==> flow/design.v <==
module mult #(parameter XLEN = 32, parameter NUM_STAGE = 4) (
				input clock, reset,
				input start,
				input [1:0] sign,
				input [XLEN-1:0] mcand, mplier,
				output [(2*XLEN)-1:0] product,
				output done
			);
	logic [(2*XLEN)-1:0] mcand_out, mplier_out, mcand_in, mplier_in;
	logic [NUM_STAGE:0][2*XLEN-1:0] internal_mcands, internal_mpliers;
	logic [NUM_STAGE:0][2*XLEN-1:0] internal_products;
	logic [NUM_STAGE:0] internal_dones;
	assign mcand_in  = sign[0] ? {{XLEN{mcand[XLEN-1]}}, mcand}   : {{XLEN{1'b0}}, mcand} ;
	assign mplier_in = sign[1] ? {{XLEN{mplier[XLEN-1]}}, mplier} : {{XLEN{1'b0}}, mplier};
	assign internal_mcands[0]   = mcand_in;
	assign internal_mpliers[0]  = mplier_in;
	assign internal_products[0] = 'h0;
	assign internal_dones[0]    = start;
	assign done    = internal_dones[NUM_STAGE];
	assign product = internal_products[NUM_STAGE];
	genvar i;
	for (i = 0; i < NUM_STAGE; ++i) begin : mstage
		mult_stage #(.XLEN(XLEN), .NUM_STAGE(NUM_STAGE)) ms (
			.clock(clock),
			.reset(reset),
			.product_in(internal_products[i]),
			.mplier_in(internal_mpliers[i]),
			.mcand_in(internal_mcands[i]),
			.start(internal_dones[i]),
			.product_out(internal_products[i+1]),
			.mplier_out(internal_mpliers[i+1]),
			.mcand_out(internal_mcands[i+1]),
			.done(internal_dones[i+1])
		);
	end
endmodule
module mult_stage #(parameter XLEN = 32, parameter NUM_STAGE = 4) (
					input clock, reset, start,
					input [(2*XLEN)-1:0] mplier_in, mcand_in,
					input [(2*XLEN)-1:0] product_in,
					output logic done,
					output logic [(2*XLEN)-1:0] mplier_out, mcand_out,
					output logic [(2*XLEN)-1:0] product_out
				);
	parameter NUM_BITS = (2*XLEN)/NUM_STAGE;
	logic [(2*XLEN)-1:0] prod_in_reg, partial_prod, next_partial_product, partial_prod_unsigned;
	logic [(2*XLEN)-1:0] next_mplier, next_mcand;
	assign product_out = prod_in_reg + partial_prod;
	assign next_partial_product = mplier_in[(NUM_BITS-1):0] * mcand_in;
	assign next_mplier = {{(NUM_BITS){1'b0}},mplier_in[2*XLEN-1:(NUM_BITS)]};
	assign next_mcand  = {mcand_in[(2*XLEN-1-NUM_BITS):0],{(NUM_BITS){1'b0}}};
	always_ff @(posedge clock) begin
		prod_in_reg      <= product_in;
		partial_prod     <= next_partial_product;
		mplier_out       <= next_mplier;
		mcand_out        <= next_mcand;
	end
	always_ff @(posedge clock) begin
		if(reset) begin
			done     <= 1'b0;
		end else begin
			done     <= start;
		end
	end
endmodule
Step by step through the tools: mult
What the tools print for mult, step after step.
Lines are those of the file above, counted from 1.
Operators: Yosys type, input widths -> output width; for muxes data width and select width s.
Library cell names are shortened.
The mark - stands for no value.

inputs
  top = mult
  clock port = clock
  cell library = sky130hd
  corner = tt_025C_1v80

Word level
Source: Yosys, flattened and elaborated, memories not mapped. Widths are those after wreduce; folded enables and synchronous resets count as part of the registers. Registers that Yosys merges into a memory's read port (data or address) are not register bits. Print and check cells do not count. Equal cells are merged and count once.

operators by class
  $add $sub $neg = 3
  muxes and demuxes = 1
  multiply operators = 4

operator list
  operator        count
  $mul 16x64->64  1
  $mul 16x48->48  1
  $mul 16x32->32  1
  $add 64x64->64  3
  $mux 64         1
  $mul 1x16->16   1

word-level totals
  input port bits = 69
  elaborated cells = 26
  register bits after elaboration = 471
  output and inout bits = 65

Longest topological paths
Depth = most cells in a row (Yosys ltp): at word level without a register or memory, in the mapped netlist without a sequential cell, where the memories' decode and read muxes count.

logic depth
  word-level depth = 2
  ABC_AREA = 1
  gate-level depth with buffers = 28
  depth with buffers taken out = 27

After synthesis
Source: synth_stat.txt of the flow (Yosys; design flattened, memories mapped). It holds for the ABC_AREA given above (unset counts as 0); a run with the other value may have another netlist.

cells by type
  type      count  area in all (um^2)
  fa_1      1219   2.44E+04
  dfxtp_1   456    9.13E+03
  nand2_1   2345   8.8E+03
  inv_1     2294   8.61E+03
  ha_1      320    4003.84
  nor2_1    338    1.27E+03
  a21oi_1   239    1.2E+03
  xor2_1    136    1.19E+03
  nand3_1   211    1.06E+03
  clkbuf_1  258    968.429
  o21ai_0   123    615.59
  buf_4     64     480.461
  nand4_1   66     412.896
  o21bai_1  35     262.752
  nor3_1    45     225.216
  xnor2_1   22     192.685
  a21o_1    13     97.594
  a21boi_0  10     75.072

Other cell types: 28; their cells: 91.

mapped netlist
  sequential part of the area = 9128.8 um^2
  buffers = 327
  cell area after synthesis = 63672.3 um^2
  flip-flop cells = 456
  cells in the netlist = 8285

Timing after synthesis
Path of least setup slack by OpenSTA after synthesis, without wires, with an ideal clock, recovery checks aside; 20% of the period is set as input and as output delay. Where synthesis merged equal registers, the netlist keeps one of their names.

path after synthesis
  path kind = input port to flip-flop
  from = input mcand[31]
  to = register mstage[0].ms.partial_prod[52]
  time at the first pin = 3300 ps
  arrival = 8465 ps
  stages on the path = 22
  delay of the path = 5278 ps
  clock period = 16500 ps
  data required time = 16387 ps
  setup slack = 7923 ps
  period reached after synthesis = 8577 ps

"delay of the path" is the arrival time less input delay plus setup time.
"stages on the path" counts driving pins, that of a launching flip-flop among them; a cell with two outputs on the path counts twice.
"period reached after synthesis" = period - worst setup slack (recovery checks aside). The figure is calculated, with input and output delays left at 20% of the set period.
Between the ends stands the longest chain of elaborated cells between them, by number of cells; it is not shown to be the way that was timed. Of several equally long chains one is given.
Each line given opens the expression or statement behind the cell; cells for indexed reads and writes are added by Yosys, which also makes memories of some case tables.

on the way, after synthesis
  cell sequence = clkbuf_1 > nand2_1 > inv_1 > buf_2 > nand2_1 > fa_1 > fa_1 > fa_1 > inv_1 > fa_1 > inv_1 > fa_1 > inv_1 > fa_1 > ha_1 > nand2_1 > nor3_1 > and2_1 > and2_1 > nand2_1 > nand4_1 > nand2_1
  cells in the longest elaborated chain = 2

ends and longest elaborated chain, after synthesis
  item            line  text
  from (decl)     5     input [XLEN-1:0] mcand, mplier,
  $mux 64         13    assign mcand_in = sign[0] ? {{XLEN{mcand[XLEN-1]}}, mcand} : {{XLEN{1'b0}}, mcand} ;
  $mul 16x64->64  49
  to (assign)     54
  to (decl)       46

Timing after layout
Path of least setup slack in the final report of run 1 (OpenROAD, finished layout, wires in). Where an end is a register, its clock arrival counts in the times.
The path's times are printed in steps of 10 ps; the period is the one set.

path after layout
  path kind = input port to flip-flop
  from = input sign[0]
  to = register mstage[0].ms.partial_prod[62]
  stages on the path = 24
  arrival = 7390 ps
  data required time = 8820 ps
  time at the first pin = 1640 ps
  clock period = 8210 ps
  setup slack = 1440 ps

Between the ends stands the longest chain of elaborated cells between them, by number of cells; it is not shown to be the way that was timed. Of several equally long chains one is given.

on the way, after layout
  cell sequence = clkdlybuf4s50_1 > nand2_2 > inv_2 > buf_6 > nand2_1 > fa_1 > fa_2 > fa_2 > inv_1 > fa_1 > inv_1 > fa_1 > inv_1 > fa_1 > ha_4 > nand2_1 > inv_1 > a21oi_1 > nand2_1 > nand2_1 > nand2_1 > a21oi_1 > nand3_4 > nand2_1
  cells in the longest elaborated chain = 2

ends and longest elaborated chain, after layout
  item            line  text
  from (decl)     4     input [1:0] sign,
  $mux 64         13    assign mcand_in = sign[0] ? {{XLEN{mcand[XLEN-1]}}, mcand} : {{XLEN{1'b0}}, mcand} ;
  $mul 16x64->64  49
  to (assign)     54
  to (decl)       46

Stored flow runs of mult (2 of them; Yosys, OpenROAD, sky130hd). They differ in their settings and are not a sequence. Constraints: input delay and output delay 20% of the set period each, output load 0.01 pF.
"achieved clock period": clock period set for the run, less the worst setup slack. It is reckoned from that one timing run; input and output delays stay at 20% of the period that was set.
By "worst setup path time" is meant the share of the clock period that the worst setup path is allowed (20% is reserved at inputs, 20% at outputs), minus its slack. Clock arrival times at its registers enter into it.
"worst setup path time" is given in steps of 10 ps.

Run 1
==> flow/run.sh <==
#!/bin/bash
# the make line also repeats the synthesis and layout settings of config.mk as NAME=value (left out here)
make -C /OpenROAD-flow-scripts/flow DESIGN_CONFIG=/design/flow/config.mk WORK_HOME=/design/flow/orfs CLKGATE_MAP_FILE= finish
==> flow/config.mk <==
export PLATFORM = sky130hd
export DESIGN_NAME = mult
export DESIGN_NICKNAME = mult
export VERILOG_FILES = /design/flow/design.v
export SDC_FILE = /design/flow/constraint.sdc
export NUM_CORES = 4
export LEC_CHECK = 0
export ABC_AREA = 1
export CAP_MARGIN = 20
export CORE_MARGIN = 5
export CORE_UTILIZATION = 38
export PLACE_DENSITY_LB_ADDON = 0.12
export SETUP_SLACK_MARGIN = 1.27
export SLEW_MARGIN = 15
==> flow/constraint.sdc <==
create_clock -name core_clock -period 8.21 [get_ports {clock}]
set_input_delay 1.6420 -clock core_clock [delete_from_list [all_inputs] [get_ports {clock}]]
set_output_delay 1.6420 -clock core_clock [all_outputs]
set_load 0.01 [all_outputs]

==> results of run 1 <==
chip area after synthesis (Yosys): 63672.3 um^2
die area: 175846.0 um^2
standard-cell area of the final layout: 70538.9 um^2
utilization: 42.3%
worst setup slack after layout: 1435 ps
total negative slack: 0 ps
worst hold slack: 317 ps
achieved clock period: 6775 ps
worst setup path time: 5130 ps
worst setup path kind: input port to flip-flop

Run 2
==> flow/run.sh <==
#!/bin/bash
# the make line also repeats the synthesis and layout settings of config.mk as NAME=value (left out here)
make -C /OpenROAD-flow-scripts/flow DESIGN_CONFIG=/design/flow/config.mk WORK_HOME=/design/flow/orfs CLKGATE_MAP_FILE= finish
==> flow/config.mk <==
export PLATFORM = sky130hd
export DESIGN_NAME = mult
export DESIGN_NICKNAME = mult
export VERILOG_FILES = /design/flow/design.v
export SDC_FILE = /design/flow/constraint.sdc
export NUM_CORES = 4
export LEC_CHECK = 0
export CAP_MARGIN = 20
export CELL_PAD_IN_SITES_GLOBAL_PLACEMENT = 2
export CORE_ASPECT_RATIO = 1.79
export CORE_MARGIN = 8
export CORE_UTILIZATION = 69
export CTS_CLUSTER_DIAMETER = 354
export CTS_CLUSTER_SIZE = 52
export GPL_ROUTABILITY_DRIVEN = 0
export MAX_ROUTING_LAYER = met5
export PLACE_DENSITY = 0.86
export SETUP_SLACK_MARGIN = -1.21
export SLEW_MARGIN = 30
==> flow/constraint.sdc <==
create_clock -name core_clock -period 14.3 [get_ports {clock}]
set_input_delay 2.8600 -clock core_clock [delete_from_list [all_inputs] [get_ports {clock}]]
set_output_delay 2.8600 -clock core_clock [all_outputs]
set_load 0.01 [all_outputs]

==> results of run 2 <==
did not finish, placement stopped with GPL-0301
